==> flow/design.v <==
module BB(
    input clk,
    input rst_n,
    input in_valid,
    input [1:0] inning,    
    input half,            
    input [2:0] action,    
    output reg out_valid,   
    output reg [7:0] score_A,   
    output reg [7:0] score_B,   
    output reg [1:0] result     
);
parameter IDLE = 1'b1;
parameter PLAY = 1'b0;
parameter BASE_0    = 3'b000;  
parameter BASE_1    = 3'b001;  
parameter BASE_2    = 3'b010;  
parameter BASE_3    = 3'b100;  
parameter BASE_12   = 3'b011; 
parameter BASE_23   = 3'b110; 
parameter BASE_13   = 3'b101; 
parameter BASE_123  = 3'b111;
reg mode_cs, mode_ns;
reg [2:0] base_cs, base_ns;
reg [1:0] outs_cs, outs_ns;
reg [3:0] score_A_cs, score_A_ns;
reg [2:0] score_B_cs, score_B_ns;
reg [2:0] score_temp;
reg switch;
reg out_flag_cs, out_flag_ns;
wire many_outs;
wire zero_outs;
always @(posedge clk or negedge rst_n) begin
    if(!rst_n) begin
        mode_cs     <= IDLE;
        outs_cs     <= 2'd0;
        score_A_cs  <= 4'd0;
        score_B_cs  <= 3'd0;
        out_flag_cs <= 1'b0;
    end
    else begin
        mode_cs     <= mode_ns;
        outs_cs     <= outs_ns;
        score_A_cs  <= score_A_ns;
        score_B_cs  <= score_B_ns;
        out_flag_cs <= out_flag_ns;
    end
end
always @(posedge clk) begin
    base_cs <= base_ns;
end
always @(*) begin
    case (mode_cs)
        IDLE: begin
            if(in_valid) mode_ns = PLAY;
            else         mode_ns = mode_cs;
        end
        PLAY: begin
            if(!in_valid) mode_ns = IDLE;
            else          mode_ns = mode_cs;
        end
    endcase
end
assign many_outs = outs_cs[1];
assign zero_outs = (outs_cs == 0) ? 0 : 1;
always @(*) begin
    base_ns = BASE_0;
    score_temp = 3'd0;
    outs_ns = outs_cs;
    switch = 1'b0;
    if(in_valid) begin
        case ({base_cs, action})
            6'b000000: begin
                base_ns = BASE_1;
            end
            6'b000001: begin
                base_ns = BASE_1;
            end
            6'b000010: begin
                base_ns = BASE_2;
            end
            6'b000011: begin
                base_ns = BASE_3;
            end
            6'b000100: begin
                score_temp = 1;
            end
            6'b000101: begin
                if(many_outs) begin
                    outs_ns = 0;
                    switch = 1;
                end 
                else begin
                    outs_ns = outs_cs + 1;
                    switch = 0;
                end 
            end
            6'b000110: begin
                if(many_outs) begin
                    outs_ns = 0;
                    switch = 1;
                end 
                else begin
                    outs_ns = outs_cs + 1;
                    switch = 0;
                end  
            end
            6'b000111: begin
                if(many_outs) begin
                    outs_ns = 0;
                    switch = 1;
                end 
                else begin
                    outs_ns = outs_cs + 1;
                    switch = 0;
                end  
            end
            6'b001000: begin
                base_ns = BASE_12;
            end
            6'b001001: begin
                if(many_outs) base_ns = BASE_13;
                else          base_ns = BASE_12;
            end
            6'b001010: begin
                if(many_outs) begin
                    base_ns = BASE_2;
                    score_temp = 1;
                end 
                else begin
                    base_ns = BASE_23;
                end
            end
            6'b001011: begin
                base_ns = BASE_3;
                score_temp = 1;
            end
            6'b001100: begin
                score_temp = 2;
            end
            6'b001101: begin
                if(many_outs) begin
                    base_ns = BASE_0;
                    outs_ns = 0;
                    switch = 1;
                end 
                else begin
                    base_ns = BASE_2;
                    outs_ns = outs_cs + 1;
                    switch = 0;
                end 
            end
            6'b001110: begin
                if(zero_outs) begin
                    outs_ns = 0;
                    switch = 1;
                end
                else begin
                    outs_ns = 2;
                    switch = 0;
                end 
            end
            6'b001111: begin
                if(many_outs) begin
                    base_ns = BASE_0;
                    outs_ns = 0;
                    switch = 1;
                end 
                else begin
                    base_ns = BASE_1;
                    outs_ns = outs_cs + 1;
                    switch = 0;
                end 
            end
            6'b010000: begin
                base_ns = BASE_12;
            end
            6'b010001: begin
                if(many_outs) begin
                    base_ns = BASE_1;
                    score_temp = 1;
                end 
                else begin
                    base_ns = BASE_13;
                end
            end
            6'b010010: begin
                base_ns = BASE_2;
                score_temp = 1;
            end
            6'b010011: begin
                base_ns = BASE_3;
                score_temp = 1;
            end
            6'b010100: begin
                score_temp = 2;
            end
            6'b010101: begin
                if(many_outs) begin
                    base_ns = BASE_0;
                    outs_ns = 0;
                    switch = 1;
                end 
                else begin
                    base_ns = BASE_3;
                    outs_ns = outs_cs + 1;
                    switch = 0;
                end 
            end
            6'b010110: begin
                if(many_outs) begin
                    base_ns = BASE_0;
                    outs_ns = 0;
                    switch = 1;
                end 
                else begin
                    base_ns = BASE_3;
                    outs_ns = outs_cs + 1;
                    switch = 0;
                end
            end
            6'b010111: begin
                if(many_outs) begin
                    base_ns = BASE_0;
                    outs_ns = 0;
                    switch = 1;
                end 
                else begin
                    base_ns = BASE_2;
                    outs_ns = outs_cs + 1;
                    switch = 0;
                end 
            end
            6'b011000: begin
                base_ns = BASE_123;
            end
            6'b011001: begin
                if(many_outs) begin
                    base_ns = BASE_13;
                    score_temp = 1;
                end 
                else begin
                    base_ns = BASE_123;
                end
            end
            6'b011010: begin
                if(many_outs) begin
                    base_ns = BASE_2;
                    score_temp = 2;
                end 
                else begin
                    base_ns = BASE_23;
                    score_temp = 1;
                end
            end
            6'b011011: begin
                base_ns = BASE_3;
                score_temp = 2;
            end
            6'b011100: begin
                score_temp = 3;
            end
            6'b011101: begin
                if(many_outs) begin
                    base_ns = BASE_0;
                    outs_ns = 0;
                    switch = 1;
                end 
                else begin
                    base_ns = BASE_23;
                    outs_ns = outs_cs + 1;
                    switch = 0;
                end 
            end
            6'b011110: begin
                if(zero_outs) begin
                    base_ns = BASE_0;
                    outs_ns = 0;
                    switch = 1;
                end
                else begin
                    base_ns = BASE_3;
                    outs_ns = 2;
                    switch = 0;
                end 
            end
            6'b011111: begin
                if(many_outs) begin
                    base_ns = BASE_0;
                    outs_ns = 0;
                    switch = 1;
                end 
                else begin
                    base_ns = BASE_12;
                    outs_ns = outs_cs + 1;
                    switch = 0;
                end 
            end
            6'b100000: begin
                base_ns = BASE_13;
            end
            6'b100001: begin
                base_ns = BASE_1;
                score_temp = 1;
            end
            6'b100010: begin
                base_ns = BASE_2;
                score_temp = 1;
            end
            6'b100011: begin
                base_ns = BASE_3;
                score_temp = 1;
            end
            6'b100100: begin
                score_temp = 2;
            end
            6'b100101: begin
                if(many_outs) begin
                    score_temp = 0;
                    outs_ns = 0;
                    switch = 1;
                end 
                else begin
                    score_temp = 1;
                    outs_ns = outs_cs + 1;
                    switch = 0;
                end 
            end
            6'b100110: begin
                if(many_outs) begin
                    score_temp = 0;
                    outs_ns = 0;
                    switch = 1;
                end 
                else begin
                    score_temp = 1;
                    outs_ns = outs_cs + 1;
                    switch = 0;
                end 
            end
            6'b100111: begin
                if(many_outs) begin
                    score_temp = 0;
                    outs_ns = 0;
                    switch = 1;
                end 
                else begin
                    score_temp = 1;
                    outs_ns = outs_cs + 1;
                    switch = 0;
                end
            end
            6'b101000: begin
                base_ns = BASE_123;
            end
            6'b101001: begin
                if(many_outs) base_ns = BASE_13;
                else          base_ns = BASE_12;
                score_temp = 1;
            end
            6'b101010: begin
                if(many_outs) begin
                    base_ns = BASE_2;
                    score_temp = 2;
                end 
                else begin
                    base_ns = BASE_23;
                    score_temp = 1;
                end
            end
            6'b101011: begin
                base_ns = BASE_3;
                score_temp = 2;
            end
            6'b101100: begin
                score_temp = 3;
            end
            6'b101101: begin
                if(many_outs) begin
                    base_ns = BASE_0;
                    score_temp = 0;
                    outs_ns = 0;
                    switch = 1;
                end 
                else begin
                    base_ns = BASE_2;
                    score_temp = 1;
                    outs_ns = outs_cs + 1;
                    switch = 0;
                end 
            end
            6'b101110: begin
                if(zero_outs) begin
                    score_temp = 0;
                    outs_ns = 0;
                    switch = 1;
                end
                else begin
                    score_temp = 1;
                    outs_ns = 2;
                    switch = 0;
                end 
            end
            6'b101111: begin
                if(many_outs) begin
                    base_ns = BASE_0;
                    score_temp = 0;
                    outs_ns = 0;
                    switch = 1;
                end 
                else begin
                    base_ns = BASE_1;
                    score_temp = 1;
                    outs_ns = outs_cs + 1;
                    switch = 0;
                end 
            end
            6'b110000: begin
                base_ns = BASE_123;
            end
            6'b110001: begin
                if(many_outs) begin
                    base_ns = BASE_1;
                    score_temp = 2;
                end 
                else begin
                    base_ns = BASE_13;
                    score_temp = 1;
                end
            end
            6'b110010: begin
                base_ns = BASE_2;
                                score_temp = 2;
            end
            6'b110011: begin
                base_ns = BASE_3;
                score_temp = 2;
            end
            6'b110100: begin
                score_temp = 3;
            end
            6'b110101: begin
                if(many_outs) begin
                    base_ns = BASE_0;
                    score_temp = 0;
                    outs_ns = 0;
                    switch = 1;
                end 
                else begin
                    base_ns = BASE_3;
                    score_temp = 1;
                    outs_ns = outs_cs + 1;
                    switch = 0;
                end 
            end
            6'b110110: begin
                if(many_outs) begin
                    base_ns = BASE_0;
                    score_temp = 0;
                    outs_ns = 0;
                    switch = 1;
                end 
                else begin
                    base_ns = BASE_3;
                    score_temp = 1;
                    outs_ns = outs_cs + 1;
                    switch = 0;
                end  
            end
            6'b110111: begin
                if(many_outs) begin
                    base_ns = BASE_0;
                    score_temp = 0;
                    outs_ns = 0;
                    switch = 1;
                end 
                else begin
                    base_ns = BASE_2;
                    score_temp = 1;
                    outs_ns = outs_cs + 1;
                    switch = 0;
                end 
            end
            6'b111000: begin
                base_ns = BASE_123;
                score_temp = 1;
            end
            6'b111001: begin
                if(many_outs) begin
                    base_ns = BASE_13;
                    score_temp = 2;
                end 
                else begin
                    base_ns = BASE_123;
                    score_temp = 1;
                end
            end
            6'b111010: begin
                if(many_outs) begin
                    base_ns = BASE_2;
                    score_temp = 3;
                end 
                else begin
                    base_ns = BASE_23;
                    score_temp = 2;
                end
            end
            6'b111011: begin
                base_ns = BASE_3;
                score_temp = 3;
            end
            6'b111100: begin
                score_temp = 4;
            end
            6'b111101: begin
                if(many_outs) begin
                    base_ns = BASE_0;
                    score_temp = 0;
                    outs_ns = 0;
                    switch = 1;
                end 
                else begin
                    base_ns = BASE_23;
                    score_temp = 1;
                    outs_ns = outs_cs + 1;
                    switch = 0;
                end 
            end
            6'b111110: begin
                if(zero_outs) begin
                    outs_ns = 0;
                    switch = 1;
                end                
                else begin
                    base_ns = BASE_3;
                    score_temp = 1;
                    outs_ns = 2;
                    switch = 0;
                end 
            end
            6'b111111: begin
                if(many_outs) begin
                    base_ns = BASE_0;
                    score_temp = 0;
                    outs_ns = 0;
                    switch = 1;
                end 
                else begin
                    base_ns = BASE_12;
                    score_temp = 1;
                    outs_ns = outs_cs + 1;
                    switch = 0;
                end 
            end
        endcase
    end
    else begin
        base_ns = BASE_0;
        score_temp = 0;
        outs_ns = 0;
        switch = 0;
    end
end
always @(*) begin
    case (mode_cs)
        IDLE: begin
            if(out_flag_cs) begin
                score_A_ns = 0;
                score_B_ns = 0;
            end
            else begin
                score_A_ns = score_temp;
                score_B_ns = 0;
            end
        end
        PLAY: begin
            if(out_flag_cs) begin
                score_A_ns = score_A_cs;
                score_B_ns = score_B_cs;
            end
            else begin
                if (half) begin
                    score_A_ns = score_A_cs;
                    score_B_ns = score_B_cs + score_temp;
                end
                else begin
                    score_A_ns = score_A_cs + score_temp;
                    score_B_ns = score_B_cs;
                end
            end
        end
    endcase
end
assign score_A = score_A_cs;
assign score_B = score_B_cs;
always @(*) begin
    case (mode_cs)
        IDLE: begin
            if(out_flag_cs) out_flag_ns = 0;
            else            out_flag_ns = out_flag_cs;
        end
        PLAY: begin
            if(!in_valid) out_flag_ns = 1;
            else if((inning == 2'd3) & (!half) & (switch == 1'b1) & (score_A_cs < score_B_cs)) out_flag_ns = 1;
            else out_flag_ns = out_flag_cs;
        end
    endcase
end
always @(*) begin
    case (mode_cs)
        IDLE: begin
            if(out_flag_cs) out_valid = 1;
            else            out_valid = 0;
        end
        PLAY: out_valid = 1'b0;
    endcase
end
always @(*) begin
    case (mode_cs)
        IDLE: begin
            if(out_flag_cs) begin
                if(score_A_cs > score_B_cs) result = 2'd0;
                else if(score_A_cs < score_B_cs) result = 2'd1;
                else result = 2'd2;
            end
            else result = 2'd0;
        end
        PLAY: result = 2'd0;
    endcase    
end
endmodule
=== Step by step through the tools: BB ===
Tool output for the design above, in the order of the flow.
Lines are those of the file above, counted from 1.
Library cell names are shortened.
The mark n/a stands for no value.

* Design top: BB
* Clock port: clk
* Cell library: sky130hd
* Timing corner: tt_025C_1v80

=== Word-level counts ===
Source: Yosys, flattened and elaborated, memories not mapped. Widths are those after wreduce. Registers that Yosys merges into a memory's read port (data or address) are not register bits. Print and check cells do not count.

* Cells after elaboration: 159
* Memories: 0
* Register bits after elaboration: 14
* Output and inout port bits: 19
* ROM bits: 0
* Bits in latches: 0
* Memory bits (writable): 0
* Word width x clocked read ports: 0

* Reduce/logical cells: 32
* Multiply operators: 0
* Magnitude comparators: 2
* Bitwise logic cells: 4
* Add/sub/neg operators: 3
* Equal/unequal tests: 69
* Multiplexer cells: 43
* Shift-type cells: 0
* Div/mod/pow operators: 0

{| class="wikitable"
|+ Operator list
! operator !! count
|-
| equality test 6 bit (second input constant) || 32
|-
| equality test 6 x 5 -> 1 bit (second input constant) || 16
|-
| parallel mux 3 bit (select 17 bit) || 1
|-
| equality test 6 x 4 -> 1 bit (second input constant) || 8
|-
| OR reduction 40 bit || 1
|-
| OR reduction 4 bit || 8
|-
| parallel mux 3 bit (select 10 bit) || 1
|-
| two-way mux 3 bit || 10
|-
| equality test 6 x 3 -> 1 bit (second input constant) || 4
|-
| OR reduction 23 bit || 1
|-
| OR reduction 20 bit || 1
|-
| two-way mux 2 bit || 10
|-
| OR reduction 2 bit || 9
|-
| OR reduction 16 bit || 1
|-
| equality test 6 x 2 -> 1 bit (second input constant) || 2
|-
| two-way mux 1 bit || 12
|-
| OR reduction 10 bit || 1
|-
| OR reduction 9 bit || 1
|-
| inequality test 2 bit (second input constant) || 4
|-
| OR reduction 8 bit || 1
|-
| parallel mux 4 bit (select 2 bit) || 1
|-
| parallel mux 2 bit (select 2 bit) || 2
|-
| two-way mux 4 bit || 2
|-
| OR reduction 7 bit || 1
|-
| OR reduction 3 bit || 2
|-
| equality test 6 x 1 -> 1 bit (second input constant) || 1
|-
| logical NOT 6 bit || 1
|-
| parallel mux 3 bit (select 2 bit) || 1
|}

Not listed: further kinds 14, cells in them 18.

=== Longest topological paths ===
Yosys ltp: most cells in a row. Word level: on the elaborated netlist, between registers, memories and ports. Mapped: between sequential cells and ports; inverters and the memories' decode and read muxes count.

* Depth after elaboration: 10
* ABC_AREA: 0
* Gate-level depth with buffers: 14
* Depth with buffers taken out: 12

=== After synthesis ===
The flow's flattened synthesis, as Yosys stat reports it; memories are mapped. The netlist is that of the ABC_AREA named above (0 if unset); the other value can give another one.
The area totals of this step are shown rounded.

{| class="wikitable"
|+ Cell types
! type !! count !! total area (um2)
|-
| dfrtp_1 || 10 || 250.24
|-
| ha_1 || 7 || 87.584
|-
| nor2b_1 || 11 || 68.816
|-
| buf_4 || 9 || 67.565
|-
| nor2_1 || 18 || 67.565
|-
| dfxtp_1 || 3 || 60.058
|-
| inv_1 || 13 || 48.797
|-
| a21oi_1 || 8 || 40.038
|-
| buf_2 || 8 || 40.038
|-
| fa_1 || 2 || 40.038
|-
| mux2i_1 || 3 || 30.029
|-
| nand2_1 || 8 || 30.029
|-
| xnor2_4 || 1 || 27.526
|-
| dfstp_2 || 1 || 26.275
|-
| o21ai_0 || 5 || 25.024
|-
| buf_6 || 2 || 22.522
|-
| o211ai_1 || 3 || 22.522
|-
| o31ai_4 || 1 || 21.27
|}

Other cell types: 42; their cells: 64.

* Flip-flop cells: 14
* Cells in the netlist: 177
* Buffers: 21
* Mapped area: 1450 um2
* Area of sequential cells: 337 um2

=== Timing after synthesis ===
OpenSTA on the mapped netlist: ideal clock, no wires. The path of least setup slack (recovery checks aside). Input and output delay are each 20% of the period. Register names are those of the netlist, which keeps one name where synthesis merged equal registers.

* Kind: input to register
* From: input action[0]
* To: register (no name shown)
* Delay of the path: 2411 ps
* Driving pins on the path: 12
* Setup slack: -3 ps
* Clock period: 3010 ps
* Data required time: 2878 ps
* Arrival: 2881 ps
* Input delay: 602 ps
* Synthesis period reached: 3013 ps

"delay of the path" = arrival - input delay + setup time.
"driving pins on the path" counts driving pins, that of a launching flip-flop among them; a cell with two outputs on the path counts twice.
"synthesis period reached" = period - worst setup slack (recovery checks aside). The figure is calculated, with input and output delays left at 20% of the set period.
Between the ends stands the longest chain of elaborated cells between them, by number of cells; it is not shown to be the way that was timed. Of several equally long chains one is given.
A line is the first line of the expression or statement that the cell stems from. Yosys adds cells for indexed reads and writes and turns some case tables into memories.

* Cell sequence: nand3b_2 > or4b_1 > a31oi_1 > nor3_1 > o21ai_1 > ha_1 > inv_1 > fa_1 > or3_1 > nand3_1 > xnor2_1 > nor2_1
* Cells in the longest elaborated chain: 8
* Elaborated cells on any way between the ends: 78
* Source lines of those cells: 6
* Classes of those cells: 1 x add/sub; 63 x eq/ne; 5 x mux; 9 x reduce/logical

{| class="wikitable"
|+ RTL lines, path post-synthesis
! what !! RTL line !! text
|-
| from (decl) || 7 || <nowiki>input [2:0] action,</nowiki>
|-
| equality test 6 bit || 72 || <nowiki>case ({base_cs, action})</nowiki>
|-
| OR reduction 10 bit || n/a ||
|-
| parallel mux 3 bit (select 10 bit) || 72 ||
|-
| two-way mux 3 bit || 71 || <nowiki>if(in_valid) begin</nowiki>
|-
| adder 3 bit || 584 ||
|-
| two-way mux 3 bit || 582 || <nowiki>if (half) begin</nowiki>
|-
| two-way mux 3 bit || 577 || <nowiki>if(out_flag_cs) begin</nowiki>
|-
| parallel mux 3 bit (select 2 bit) || 565 || <nowiki>case (mode_cs)</nowiki>
|-
| to (assign) || 38 ||
|-
| to (assign) || 45 ||
|-
| to (decl) || 27 ||
|}

Wiki page: BB / flow data

BB on sky130hd: 2 stored runs with different settings, listed in no order. Input and output delays are each 20% of the period that was set; the output load is 0.01 pF.

=== Run A ===
{| class="wikitable"
! Setting !! Value
|-
| period_ns || 2.83
|-
| CORE_UTILIZATION || 42
|-
| SETUP_SLACK_MARGIN || 0.69
|-
| PLACE_DENSITY || 0.77
|-
| CORE_MARGIN || 7
|-
| CELL_PAD_IN_SITES_DETAIL_PLACEMENT || 2
|-
| TNS_END_PERCENT || 35
|-
| CTS_CLUSTER_SIZE || 58
|-
| SLEW_MARGIN || 5
|-
| MIN_ROUTING_LAYER || met2
|-
| CAP_MARGIN || 20
|}
No results, clock tree synthesis failed with DPL-0033.

=== Run B ===
{| class="wikitable"
! Setting !! Value
|-
| period_ns || 2.37
|-
| CORE_UTILIZATION || 61
|-
| PLACE_DENSITY_LB_ADDON || 0.06
|-
| CELL_PAD_IN_SITES_DETAIL_PLACEMENT || 0
|-
| ABC_AREA || 1
|-
| CTS_CLUSTER_DIAMETER || 366
|-
| CAP_MARGIN || 15
|-
| MAX_ROUTING_LAYER || met4
|-
| CORE_MARGIN || 2
|-
| SLEW_MARGIN || 20
|}
No results, clock tree synthesis failed with DPL-0033.
